==> flow/design.v <==
    module LCD_InputKey (
        RESETN, CLK,
        LCD_inputDATA_2_1,
        LCD_inputDATA_2_2,
        LCD_inputDATA_2_3,
        LCD_inputDATA_2_4,
        LCD_inputDATA_2_5,
        LCD_inputDATA_2_6,
        LCD_inputDATA_2_7,
        LCD_inputDATA_2_8,
        LCD_inputDATA_2_9,
        LCD_inputDATA_2_10,
        LCD_inputDATA_2_11,
        LCD_inputDATA_2_12,
        LCD_inputDATA_2_13,
        LCD_inputDATA_2_14,
        LCD_inputDATA_2_15,
        LCD_inputDATA_2_16,
        LCD_E, LCD_RS, LCD_RW, LCD_DATA );
    input RESETN, CLK;
    input [7:0] LCD_inputDATA_2_1;
    input [7:0] LCD_inputDATA_2_2;
    input [7:0] LCD_inputDATA_2_3;
    input [7:0] LCD_inputDATA_2_4;
    input [7:0] LCD_inputDATA_2_5;
    input [7:0] LCD_inputDATA_2_6;
    input [7:0] LCD_inputDATA_2_7;
    input [7:0] LCD_inputDATA_2_8;
    input [7:0] LCD_inputDATA_2_9;
    input [7:0] LCD_inputDATA_2_10;
    input [7:0] LCD_inputDATA_2_11;
    input [7:0] LCD_inputDATA_2_12;
    input [7:0] LCD_inputDATA_2_13;
    input [7:0] LCD_inputDATA_2_14;
    input [7:0] LCD_inputDATA_2_15;
    input [7:0] LCD_inputDATA_2_16;
    output LCD_E, LCD_RS, LCD_RW;
    output [7:0] LCD_DATA;
    wire LCD_E;
    reg LCD_RS, LCD_RW;
    reg [7:0] LCD_DATA;
    reg [2:0] STATE;
    parameter DELAY = 3'b000,   FUNCTION_SET = 3'b001,
        ENTRY_MODE = 3'b010,    DISP_ONOFF = 3'b011,
        LINE1 = 3'b100,         LINE2 = 3'b101,
        DELAY_T = 3'b110,       CLEAR_DISP = 3'b111;
    integer CNT;
    always @(posedge RESETN or posedge CLK)
    begin
        if (RESETN) STATE = DELAY;
        else
            begin
                case (STATE)
                    DELAY :         if (CNT == 70) STATE = FUNCTION_SET;
                    FUNCTION_SET :  if (CNT == 30) STATE = DISP_ONOFF;
                    DISP_ONOFF :    if (CNT == 30) STATE = ENTRY_MODE;
                    ENTRY_MODE :    if (CNT == 30) STATE = LINE1;
                    LINE1 :         if (CNT == 20) STATE = LINE2;
                    LINE2 :         if (CNT == 20) STATE = DELAY_T;
                    DELAY_T :       if (CNT == 1000) STATE = CLEAR_DISP;
                    CLEAR_DISP :    if (CNT == 50) STATE = LINE1;
                    default :       STATE = DELAY;
                endcase
        end
    end
    always @(posedge RESETN or posedge CLK)
    begin
        if (RESETN) CNT = 0;
        else
            begin
                case (STATE)
                    DELAY : if (CNT >= 70) CNT = 0;
                            else CNT = CNT + 1;
                    FUNCTION_SET :  if (CNT >= 30) CNT = 0;
                                    else CNT = CNT + 1;
                    DISP_ONOFF :    if (CNT >= 30) CNT = 0;
                                    else CNT = CNT + 1;
                    ENTRY_MODE :    if (CNT >= 30) CNT = 0;
                                    else CNT = CNT + 1;
                    LINE1 :         if (CNT >= 20) CNT = 0;
                                    else CNT = CNT + 1;
                    LINE2 :         if (CNT >= 20) CNT = 0;
                                    else CNT = CNT + 1;
                    DELAY_T :       if (CNT >= 1000) CNT = 0;
                                    else CNT = CNT + 1;
                    CLEAR_DISP :    if (CNT >= 50) CNT = 0;
                                    else CNT = CNT + 1;
                    default :       CNT = 0;
                endcase
        end
    end
    always @(posedge RESETN or posedge CLK)
    begin
        if (RESETN) begin
            LCD_RS = 1'b1;
            LCD_RW = 1'b1;
            LCD_DATA = 8'b00000000;
            end
        else begin
                case (STATE)
                    FUNCTION_SET : begin
                        LCD_RS = 1'b0; LCD_RW = 1'b0;
                        LCD_DATA = 8'b00111100;
                        end
                    DISP_ONOFF : begin
                        LCD_RS = 1'b0; LCD_RW = 1'b0;
                        LCD_DATA = 8'b00001100;
                        end
                    ENTRY_MODE : begin
                        LCD_RS = 1'b0; LCD_RW = 1'b0;
                        LCD_DATA = 8'b00000110;
                        end
                    LINE1 : begin
                        LCD_RW = 1'b0;
                        case (CNT)
                            0 : begin
                                LCD_RS = 1'b0; LCD_DATA = 8'b11000000;
                                end
                            1 : begin
                                LCD_RS = 1'b1; LCD_DATA = 8'b00100000;  
                                end
                            2 : begin
                                LCD_RS = 1'b1; LCD_DATA = 8'b00100000;  
                                end
                            3 : begin
                                LCD_RS = 1'b1; LCD_DATA = 8'b00100000;  
                                end
                            4 : begin
                                LCD_RS = 1'b1; LCD_DATA = 8'b01001001;  
                                end
                            5 : begin
                                LCD_RS = 1'b1; LCD_DATA = 8'b01001110;  
                                end
                            6 : begin
                                LCD_RS = 1'b1; LCD_DATA = 8'b01010000;  
                                end
                            7 : begin
                                LCD_RS = 1'b1; LCD_DATA = 8'b01010101;  
                                end
                            8 : begin
                                LCD_RS = 1'b1; LCD_DATA = 8'b01010100;  
                                end
                            9 : begin
                                LCD_RS = 1'b1; LCD_DATA = 8'b00100000;  
                                end
                            10 : begin
                                LCD_RS = 1'b1; LCD_DATA = 8'b01001011;  
                                end
                            11 : begin
                                LCD_RS = 1'b1; LCD_DATA = 8'b01000101;  
                                end
                            12 : begin
                                LCD_RS = 1'b1; LCD_DATA = 8'b01011001;  
                                end
                            13 : begin
                                LCD_RS = 1'b1; LCD_DATA = 8'b00100000;  
                                end
                            14 : begin
                                LCD_RS = 1'b1; LCD_DATA = 8'b00100000;  
                                end
                            15 : begin
                                LCD_RS = 1'b1; LCD_DATA = 8'b00100000;  
                                end
                            16 : begin
                                LCD_RS = 1'b1; LCD_DATA = 8'b00100000;  
                                end
                            default : begin
                                LCD_RS = 1'b1; LCD_DATA = 8'b00100000;
                                end
                            endcase
                        end
                    LINE2 : begin
                        LCD_RW = 1'b0;
                        case (CNT)
                            0 : begin
                                LCD_RS = 1'b0; LCD_DATA = 8'b11000000;
                                end
                            1 : begin
                                LCD_RS = 1'b1; LCD_DATA = LCD_inputDATA_2_1;  
                                end
                            2 : begin
                                LCD_RS = 1'b1; LCD_DATA = LCD_inputDATA_2_2;  
                                end
                            3 : begin
                                LCD_RS = 1'b1; LCD_DATA = LCD_inputDATA_2_3;  
                                end
                            4 : begin
                                LCD_RS = 1'b1; LCD_DATA = LCD_inputDATA_2_4;  
                                end
                            5 : begin
                                LCD_RS = 1'b1; LCD_DATA = LCD_inputDATA_2_5;  
                                end
                            6 : begin
                                LCD_RS = 1'b1; LCD_DATA = LCD_inputDATA_2_6;  
                                end
                            7 : begin
                                LCD_RS = 1'b1; LCD_DATA = LCD_inputDATA_2_7;  
                                end
                            8 : begin
                                LCD_RS = 1'b1; LCD_DATA = LCD_inputDATA_2_8;  
                                end
                            9 : begin
                                LCD_RS = 1'b1; LCD_DATA = LCD_inputDATA_2_9;  
                                end
                            10 : begin
                                LCD_RS = 1'b1; LCD_DATA = LCD_inputDATA_2_10;  
                                end
                            11 : begin
                                LCD_RS = 1'b1; LCD_DATA = LCD_inputDATA_2_11;  
                                end
                            12 : begin
                                LCD_RS = 1'b1; LCD_DATA = LCD_inputDATA_2_12;  
                                end
                            13 : begin
                                LCD_RS = 1'b1; LCD_DATA = LCD_inputDATA_2_13;  
                                end
                            14 : begin
                                LCD_RS = 1'b1; LCD_DATA = LCD_inputDATA_2_14;  
                                end
                            15 : begin
                                LCD_RS = 1'b1; LCD_DATA = LCD_inputDATA_2_15;  
                                end
                            16 : begin
                                LCD_RS = 1'b1; LCD_DATA = LCD_inputDATA_2_16;  
                                end
                            default : begin
                                LCD_RS = 1'b1; LCD_DATA = 8'b00100000;
                                end
                            endcase
                        end
                    DELAY_T : begin
                        LCD_RS = 1'b0; LCD_RW = 1'b0;
                        LCD_DATA = 8'b00000010;
                        end
                    CLEAR_DISP : begin
                        LCD_RS = 1'b0; LCD_RW = 1'b0;
                        LCD_DATA = 8'b00000001;
                        end
                    default : begin
                        LCD_RS = 1'b1; LCD_RW = 1'b1;
                        LCD_DATA = 8'b00000000;
                        end
                    endcase
            end
        end
            assign LCD_E = CLK;
    endmodule
==> Reports on LCD_InputKey <==
Tool output for the design above, in the order of the flow.
Line numbers count from 1 in the design file above.
Operators: Yosys type, input widths -> output width; for muxes data width and select width s.
Library cell names are shortened.
{ "inputs": {"design": "LCD_InputKey", "clk_port": "CLK", "lib": "sky130hd", "pvt_corner": "tt_025C_1v80"} }

==> Word level <==
Yosys after proc, flatten, opt, wreduce and memory -nomap, before mapping. Memory bits, and registers merged into a memory's read port (data or address), are not among the register bits. Print and check cells are not counted. Equal cells are merged and count once.
Memory sizes are those after Yosys's memory passes, which may raise the word count (mostly to a power of two), join words into wider ones and drop unused or constant bits.
{ "op_classes": {"addsub": 1, "n_mux": 21, "cmp": 5, "equal": 36, "reduce_and_logical": 8} }
{ "ops": {"columns": ["op", "n"], "rows": [
  ["$eq 32x4->1 const B", 8],
  ["$pmux 32 s5", 1],
  ["$mux 32", 5],
  ["$pmux 8 s17", 1],
  ["$eq 32x3->1 const B", 4],
  ["$eq 32x2->1 const B", 2],
  ["$ge 32x6->1 const B", 2],
  ["$eq 32x6->1 const B", 2],
  ["$pmux 8 s7", 1],
  ["$eq 32x1->1 const B", 1],
  ["$ge 32x11->1 const B", 1],
  ["$eq 32x11->1 const B", 1],
  ["$add 32x2->32 const B", 1],
  ["$eq 32x5->1 const B", 1],
  ["$ge 32x7->1 const B", 1],
  ["$eq 32x7->1 const B", 1],
  ["$ge 32x8->1 const B", 1],
  ["$eq 32x8->1 const B", 1],
  ["$logic_not 32->1", 1],
  ["$logic_not 27->1", 1],
  ["$pmux 3 s8", 1],
  ["$mux 3", 8],
  ["$ne 2x2->1 const B", 8],
  ["$eq 3x3->1 const B", 4],
  ["$mux 9", 1],
  ["$reduce_and 8->1", 1],
  ["$reduce_or 7->1", 1],
  ["$eq 3x2->1 const B", 2]
]} }
Not listed: further kinds 7, cells in them 8.
{ "word_totals": {"word_cells": 77, "out_inout_bits": 11, "memories": 1, "input_bits": 130, "ff_bits": 45, "mem_bits_ro": 288} }
{ "memory_table": {"columns": ["name", "size", "word_bits", "rd", "write_ports", "line_no", "source"], "rows": [
  ["(no name shown)", 32, 9, 1, 0, 115, "case (CNT)"]
]} }

==> Longest topological paths <==
Depth = most cells in a row (Yosys ltp): at word level without a register or memory, in the mapped netlist without a sequential cell, where the memories' decode and read muxes count.
{ "logic_depth": {"ltp_word": 3, "abc_area": 0, "mapped_depth": 11, "mapped_depth_nobuf": 8} }

==> Mapped cells and area <==
The flow's flattened synthesis, as Yosys stat reports it; memories are mapped. The netlist is that of the ABC_AREA named above (0 if unset); the other value can give another one.
Totals and module areas in this step are rounded.
{ "mapped": {"ffs": 50, "buffers": 38, "yosys_area_um2": 3700, "stdcells": 432, "seq_area_um2": 1300} }
{ "types": {"columns": ["type", "n", "area_total_um2"], "rows": [
  ["dfrtp_1", 47, 1.18E+03],
  ["a22oi_1", 27, 202.694],
  ["nor2_1", 42, 157.651],
  ["xor2_1", 16, 140.134],
  ["xnor2_1", 13, 113.859],
  ["a21oi_1", 21, 105.101],
  ["clkbuf_1", 27, 101.347],
  ["and3_1", 16, 100.096],
  ["nand3_1", 19, 95.091],
  ["nand2_1", 25, 93.84],
  ["a22o_1", 10, 87.584],
  ["nand4_1", 14, 87.584],
  ["a222oi_1", 8, 80.077],
  ["dfstp_2", 3, 78.826],
  ["a221oi_1", 8, 70.067],
  ["ha_1", 5, 62.56],
  ["o21ai_0", 12, 60.058],
  ["mux2_2", 5, 56.304]
]} }
Other cell types: 39; their cells: 114.

# Flow runs of LCD_InputKey

Design LCD_InputKey on sky130hd. What follows are 2 stored runs of the flow, each under its own settings; their order means nothing. The constraints put input and output delay at 20% of the set period each and load the outputs with 0.01 pF.
By "period achieved" is meant the clock period of the run minus its worst setup slack. This is arithmetic on one report: input and output delays are still those of the set period (20% each).
By "critical setup path time" is meant the share of the clock period that the worst setup path is allowed (20% is reserved at inputs, 20% at outputs), minus its slack. Clock arrival times at its registers enter into it.
"total power after layout" is the tool's figure for a default switching activity; nothing was simulated.
Measured values are rounded.

==> run A: settings <==
{ "period_ns": 1.46, "CORE_UTILIZATION": 26, "PLACE_DENSITY_LB_ADDON": 0.2, "CORE_MARGIN": 4, "CELL_PAD_IN_SITES_DETAIL_PLACEMENT": 2, "TNS_END_PERCENT": 25, "CTS_CLUSTER_SIZE": 18, "CTS_CLUSTER_DIAMETER": 87, "MIN_ROUTING_LAYER": "met1", "MAX_ROUTING_LAYER": "met5", "CAP_MARGIN": 20, "SLEW_MARGIN": 20 }
==> run A: results <==
total power after layout: 3800 uW
utilization after layout: 0.52
setup TNS: -45 ns
full die area: 16000 um^2
critical setup path time: 2.50 ns
kind of the worst setup path: reg2reg
worst setup slack after layout: -1.0 ns
period achieved: 2.504 ns
chip area in the Yosys report: 3700 um^2
standard-cell area of the final layout: 7300 um^2

==> run B: settings <==
{ "period_ns": 2.53, "SETUP_SLACK_MARGIN": 0.73, "CAP_MARGIN": 20, "CORE_MARGIN": 2, "CORE_UTILIZATION": 40, "SLEW_MARGIN": 20 }
==> run B: results <==
worst setup slack after layout: 0.24 ns
utilization after layout: 0.69
chip area in the Yosys report: 3700 um^2
period achieved: 2.293 ns
standard-cell area of the final layout: 6300 um^2
critical setup path time: 2.29 ns
kind of the worst setup path: reg2reg
full die area: 10000 um^2
total power after layout: 1800 uW
setup TNS: 0.000 ns
